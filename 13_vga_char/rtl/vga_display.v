==> flow/design.v <==
module vga_display(
    input             vga_clk,                   
    input             sys_rst_n,                 
    input      [ 9:0] pixel_xpos,                
    input      [ 9:0] pixel_ypos,                
    output reg [15:0] pixel_data                 
    );    
parameter  H_DISP = 10'd640;                     
parameter  V_DISP = 10'd480;                     
localparam POS_X  = 10'd288;                     
localparam POS_Y  = 10'd232;                     
localparam WIDTH  = 10'd64;                      
localparam HEIGHT = 10'd16;                      
localparam RED    = 16'b11111_000000_00000;      
localparam BLUE   = 16'b00000_000000_11111;      
localparam BLACK  = 16'b00000_000000_00000;      
reg  [63:0] char[15:0];                          
wire [ 9:0] x_cnt;
wire [ 9:0] y_cnt;
assign x_cnt = pixel_xpos - POS_X;               
assign y_cnt = pixel_ypos - POS_Y;               
always @(posedge vga_clk) begin
    char[0]  <= 64'h0000020000000000;
    char[1]  <= 64'h7FFC02003FFE7FF8;
    char[2]  <= 64'h0100020020800010;
    char[3]  <= 64'h010003FC21000020;
    char[4]  <= 64'h0100020027F00040;
    char[5]  <= 64'h0100020024100180;
    char[6]  <= 64'h11003FF024100100;
    char[7]  <= 64'h11F8201027F0FFFE;
    char[8]  <= 64'h1100201024100100;
    char[9]  <= 64'h1100201024100100;
    char[10] <= 64'h11003FF027F00100;    
    char[11] <= 64'h1100000020800100;
    char[12] <= 64'h1100248824900100;
    char[13] <= 64'h1100224448880100;
    char[14] <= 64'hFFFE424452840500;
    char[15] <= 64'h0000800481000200;
end
always @(posedge vga_clk or negedge sys_rst_n) begin         
    if (!sys_rst_n) 
        pixel_data <= BLACK;
    else begin
        if((pixel_xpos >= POS_X) && (pixel_xpos < POS_X + WIDTH)
          && (pixel_ypos >= POS_Y) && (pixel_ypos < POS_Y + HEIGHT)) begin
            if(char[y_cnt][10'd63 - x_cnt])
                pixel_data <= RED;               
            else
                pixel_data <= BLUE;              
        end
        else
            pixel_data <= BLACK;                 
    end
end
endmodule 
* Tool chain data of vga_display
Tool output for the design above, in the order of the flow. Line numbers count from 1 in the design file above. Library cell names are shortened. A cell with -- has no value.
Inputs: design top vga_display, clock port vga_clk, library sky130hd, timing corner tt_025C_1v80

* Word-level counts
Counts by Yosys on the flattened word-level netlist (proc, flatten, opt, wreduce). Print and check cells are left out. Cells with the same type and inputs are merged into one.
Cells by class: add/sub/neg operators 3, $mul 0, divide/modulo/power cells 0, magnitude comparators 4, equal/unequal tests 15, shift-type cells 1, multiplexer cells 4, bitwise gates (word level) 0, reductions and logical operators 5
Operators with widths (number):
- 64-bit parallel mux with 15-bit select | 1
- 64-bit by 10-bit variable part select with 1-bit output | 1
- 64-bit 2-to-1 mux | 1
- 4-bit == test (second input constant) | 8
- 16-bit 2-to-1 mux | 2
- 4-bit by 3-bit == test with 1-bit output (second input constant) | 4
- 10-bit by 8-bit greater-or-equal comparator with 1-bit output (second input constant) | 1
- 10-bit by 8-bit less-than comparator with 1-bit output (second input constant) | 1
- 10-bit by 9-bit subtractor with 10-bit output (second input constant) | 1
- 10-bit by 9-bit greater-or-equal comparator with 1-bit output (second input constant) | 1
- 10-bit by 9-bit less-than comparator with 1-bit output (second input constant) | 1
- 6-bit by 10-bit subtractor with 10-bit output (first input constant) | 1
- 4-bit by 2-bit == test with 1-bit output (second input constant) | 2
- 4-bit by 1-bit == test with 1-bit output (second input constant) | 1
- 4-bit subtractor (second input constant) | 1
- 4-bit zero test | 1
- 1-bit logical AND | 3
- 2-bit OR reduction | 1
Bit counts: register bits 16, latch bits 0, memory bits (writable) 0, ROM bits 0, clocked read ports x word width 0, memories 0, input bits 22, cells after elaboration 33

* Depth
Longest topological path by Yosys (ltp), each cell counted once; first at word level (registers and memories cut), then after technology mapping (sequential cells cut; the memories' decode and read muxes count).
Depth: word-level depth 8, ABC_AREA 0, mapped depth 10, depth with buffers taken out 7

* Netlist
The flow's flattened synthesis, as Yosys stat reports it; memories are mapped. The netlist is that of the ABC_AREA named above (0 if unset); the other value can give another one.
Synthesis totals: cells in the netlist 184, chip area (Yosys) 1184.9 um2, sequential part of the area 50.0 um2, flip-flop cells 2, buffers 34
Cell types (number):
- buf_4 | 17
- o21ai_0 | 17
- nand2_1 | 15
- nor2_1 | 15
- nor2b_1 | 9
- buf_2 | 11
- dfrtp_1 | 2
- a31oi_1 | 7
- a21oi_1 | 8
- a211oi_1 | 5
- nand3_1 | 6
- nor2b_4 | 2
- a41oi_1 | 3
- xor2_1 | 3
- nand2b_1 | 4
- nor4_1 | 4
- buf_6 | 2
- inv_1 | 6
Other cell types: 37; their cells: 48.

* Path before layout
Path of least setup slack by OpenSTA after synthesis, without wires, with an ideal clock, recovery checks aside; 20% of the period is set as input and as output delay. Where synthesis merged equal registers, the netlist keeps one of their names.
Timing path post-synthesis: path kind in2reg, start point input pixel_xpos[1], end point register pixel_data[14], period 2660 ps, external input delay 532 ps, setup time 121 ps, arrival time 2015 ps, slack 524 ps, delay of the path 1604 ps, stages 8, synthesis period reached 2136 ps
"delay of the path" is the arrival time less input delay plus setup time. "stages" counts driving pins, that of a launching flip-flop among them; a cell with two outputs on the path counts twice. "synthesis period reached" is the clock period less the worst setup slack; recovery checks do not enter. This is arithmetic on one report: input and output delays are still those of the set period (20% each). The rows between start and end are the longest chain of elaborated cells between them; the timing report does not say that the signal goes this way. Where chains are equally long, one stands for them. A line is the first line of the expression or statement that the cell stems from. Yosys adds cells for indexed reads and writes and turns some case tables into memories. A register here has more assigning lines than the two given.
On the way, post-synthesis: cell sequence buf_2 > nor2b_1 > a211oi_2 > o31ai_1 > a2111oi_2 > o22ai_1 > a221o_1 > nor2b_4, cells in the longest elaborated chain 8
Ends and longest elaborated chain, post-synthesis:
- start: declaration | RTL line 4 | input      [ 9:0] pixel_xpos,
- 10-bit by 9-bit greater-or-equal comparator with 1-bit output | RTL line 44 | if((pixel_xpos >= POS_X) && (pixel_xpos < POS_X + WIDTH)
- 1-bit logical AND (3 in a row) | RTL line 44
- 64-bit 2-to-1 mux | RTL line 44
- 64-bit by 10-bit variable part select with 1-bit output | RTL line 46 | if(char[y_cnt][10'd63 - x_cnt])
- 16-bit 2-to-1 mux | RTL line 46
- 16-bit 2-to-1 mux | RTL line 44
- end: assignment | RTL line 42 | pixel_data <= BLACK;
- end: assignment | RTL line 47 | pixel_data <= RED;
- end: declaration | RTL line 6 | output reg [15:0] pixel_data

* Timing after layout
Path of least setup slack in the final report of job 1 (OpenROAD, finished layout, wires in). Where an end is a register, its clock arrival counts in the times. The path's times are printed in steps of 10 ps; the period is the one set.
Timing path after layout: path kind in2reg, start point input pixel_ypos[2], end point register pixel_data[14], period 1880 ps, external input delay 380 ps, setup time 120 ps, arrival time 2140 ps, slack -150 ps, stages 9
The rows between start and end are the longest chain of elaborated cells between them; the timing report does not say that the signal goes this way. Where chains are equally long, one stands for them. A register here has more assigning lines than the two given.
On the way, after layout: cell sequence buf_6 > buf_4 > clkinvlp_4 > a211oi_2 > o31ai_2 > a2111oi_2 > o22ai_1 > a221o_1 > nor2b_4, cells in the longest elaborated chain 8
Ends and longest elaborated chain, after layout:
- start: declaration | RTL line 5 | input      [ 9:0] pixel_ypos,
- 4-bit subtractor | RTL line 21 | assign y_cnt = pixel_ypos - POS_Y;
- 4-bit == test | RTL line 46 | if(char[y_cnt][10'd63 - x_cnt])
- 2-bit OR reduction
- 64-bit parallel mux with 15-bit select | RTL line 46
- 64-bit 2-to-1 mux | RTL line 44 | if((pixel_xpos >= POS_X) && (pixel_xpos < POS_X + WIDTH)
- 64-bit by 10-bit variable part select with 1-bit output | RTL line 46
- 16-bit 2-to-1 mux | RTL line 46
- 16-bit 2-to-1 mux | RTL line 44
- end: assignment | RTL line 42 | pixel_data <= BLACK;
- end: assignment | RTL line 47 | pixel_data <= RED;
- end: declaration | RTL line 6 | output reg [15:0] pixel_data

Top module vga_display; platform sky130hd; tools Yosys and OpenROAD; 2 stored runs in no particular order. Input and output delays are each 20% of the period that was set; the output load is 0.01 pF.
By "achieved period" is meant the clock period of the run minus its worst setup slack. This is arithmetic on one report: input and output delays are still those of the set period (20% each).
"time used up by the worst setup path" = time allowed to the worst setup path (clock period - input delay - output delay, where it has them) - its slack; a late launch clock adds to it, a late capture clock takes from it.
"overall power" rests on the timing tool's default activity at the inputs, not on a simulated workload.
"time used up by the worst setup path" is known to 10 ps.

[job 1] flow files
==> flow/run.sh <==
#!/bin/bash
# the make line also repeats the synthesis and layout settings of config.mk as NAME=value (left out here)
make -C /OpenROAD-flow-scripts/flow DESIGN_CONFIG=/design/flow/config.mk WORK_HOME=/design/flow/orfs CLKGATE_MAP_FILE= finish
==> flow/config.mk <==
export PLATFORM = sky130hd
export DESIGN_NAME = vga_display
export DESIGN_NICKNAME = vga_display
export VERILOG_FILES = /design/flow/design.v
export SDC_FILE = /design/flow/constraint.sdc
export NUM_CORES = 4
export LEC_CHECK = 0
export CAP_MARGIN = 20
export CORE_MARGIN = 8
export CORE_UTILIZATION = 58
export CTS_CLUSTER_DIAMETER = 307
export CTS_CLUSTER_SIZE = 61
export GPL_TIMING_DRIVEN = 0
export HOLD_SLACK_MARGIN = -0.02
export MAX_ROUTING_LAYER = met4
export MIN_ROUTING_LAYER = met1
export PLACE_DENSITY = 0.47
export SETUP_SLACK_MARGIN = 0.42
export SLEW_MARGIN = 10
==> flow/constraint.sdc <==
create_clock -name core_clock -period 1.88 [get_ports {vga_clk}]
set_input_delay 0.3760 -clock core_clock [delete_from_list [all_inputs] [get_ports {vga_clk}]]
set_output_delay 0.3760 -clock core_clock [all_outputs]
set_load 0.01 [all_outputs]

[job 1] result: synthesis area 1184.9 um2; die area 3745.4 um2; standard-cell area of the final layout 1714.1 um2; utilization in the final report 88.3%; setup slack of the worst path -148 ps; total negative slack on setup checks -220 ps; overall power 0.5002 mW; achieved period 2028 ps; time used up by the worst setup path 1650 ps; worst setup path type in2reg

[job 2] flow files
==> flow/run.sh <==
#!/bin/bash
# the make line also repeats the synthesis and layout settings of config.mk as NAME=value (left out here)
make -C /OpenROAD-flow-scripts/flow DESIGN_CONFIG=/design/flow/config.mk WORK_HOME=/design/flow/orfs CLKGATE_MAP_FILE= finish
==> flow/config.mk <==
export PLATFORM = sky130hd
export DESIGN_NAME = vga_display
export DESIGN_NICKNAME = vga_display
export VERILOG_FILES = /design/flow/design.v
export SDC_FILE = /design/flow/constraint.sdc
export NUM_CORES = 4
export LEC_CHECK = 0
export ABC_AREA = 0
export CAP_MARGIN = 20
export CELL_PAD_IN_SITES_GLOBAL_PLACEMENT = 0
export CORE_MARGIN = 2
export CORE_UTILIZATION = 19
export CTS_CLUSTER_SIZE = 46
export GPL_ROUTABILITY_DRIVEN = 1
export GPL_TIMING_DRIVEN = 1
export MIN_ROUTING_LAYER = met2
export SLEW_MARGIN = 30
export TNS_END_PERCENT = 100
==> flow/constraint.sdc <==
create_clock -name core_clock -period 3.44 [get_ports {vga_clk}]
set_input_delay 0.6880 -clock core_clock [delete_from_list [all_inputs] [get_ports {vga_clk}]]
set_output_delay 0.6880 -clock core_clock [all_outputs]
set_load 0.01 [all_outputs]

[job 2] result: synthesis area 1184.9 um2; die area 6884.0 um2; standard-cell area of the final layout 1526.5 um2; utilization in the final report 25.5%; setup slack of the worst path 416 ps; total negative slack on setup checks 0 ps; overall power 0.2693 mW; achieved period 3024 ps; time used up by the worst setup path 2340 ps; worst setup path type in2reg
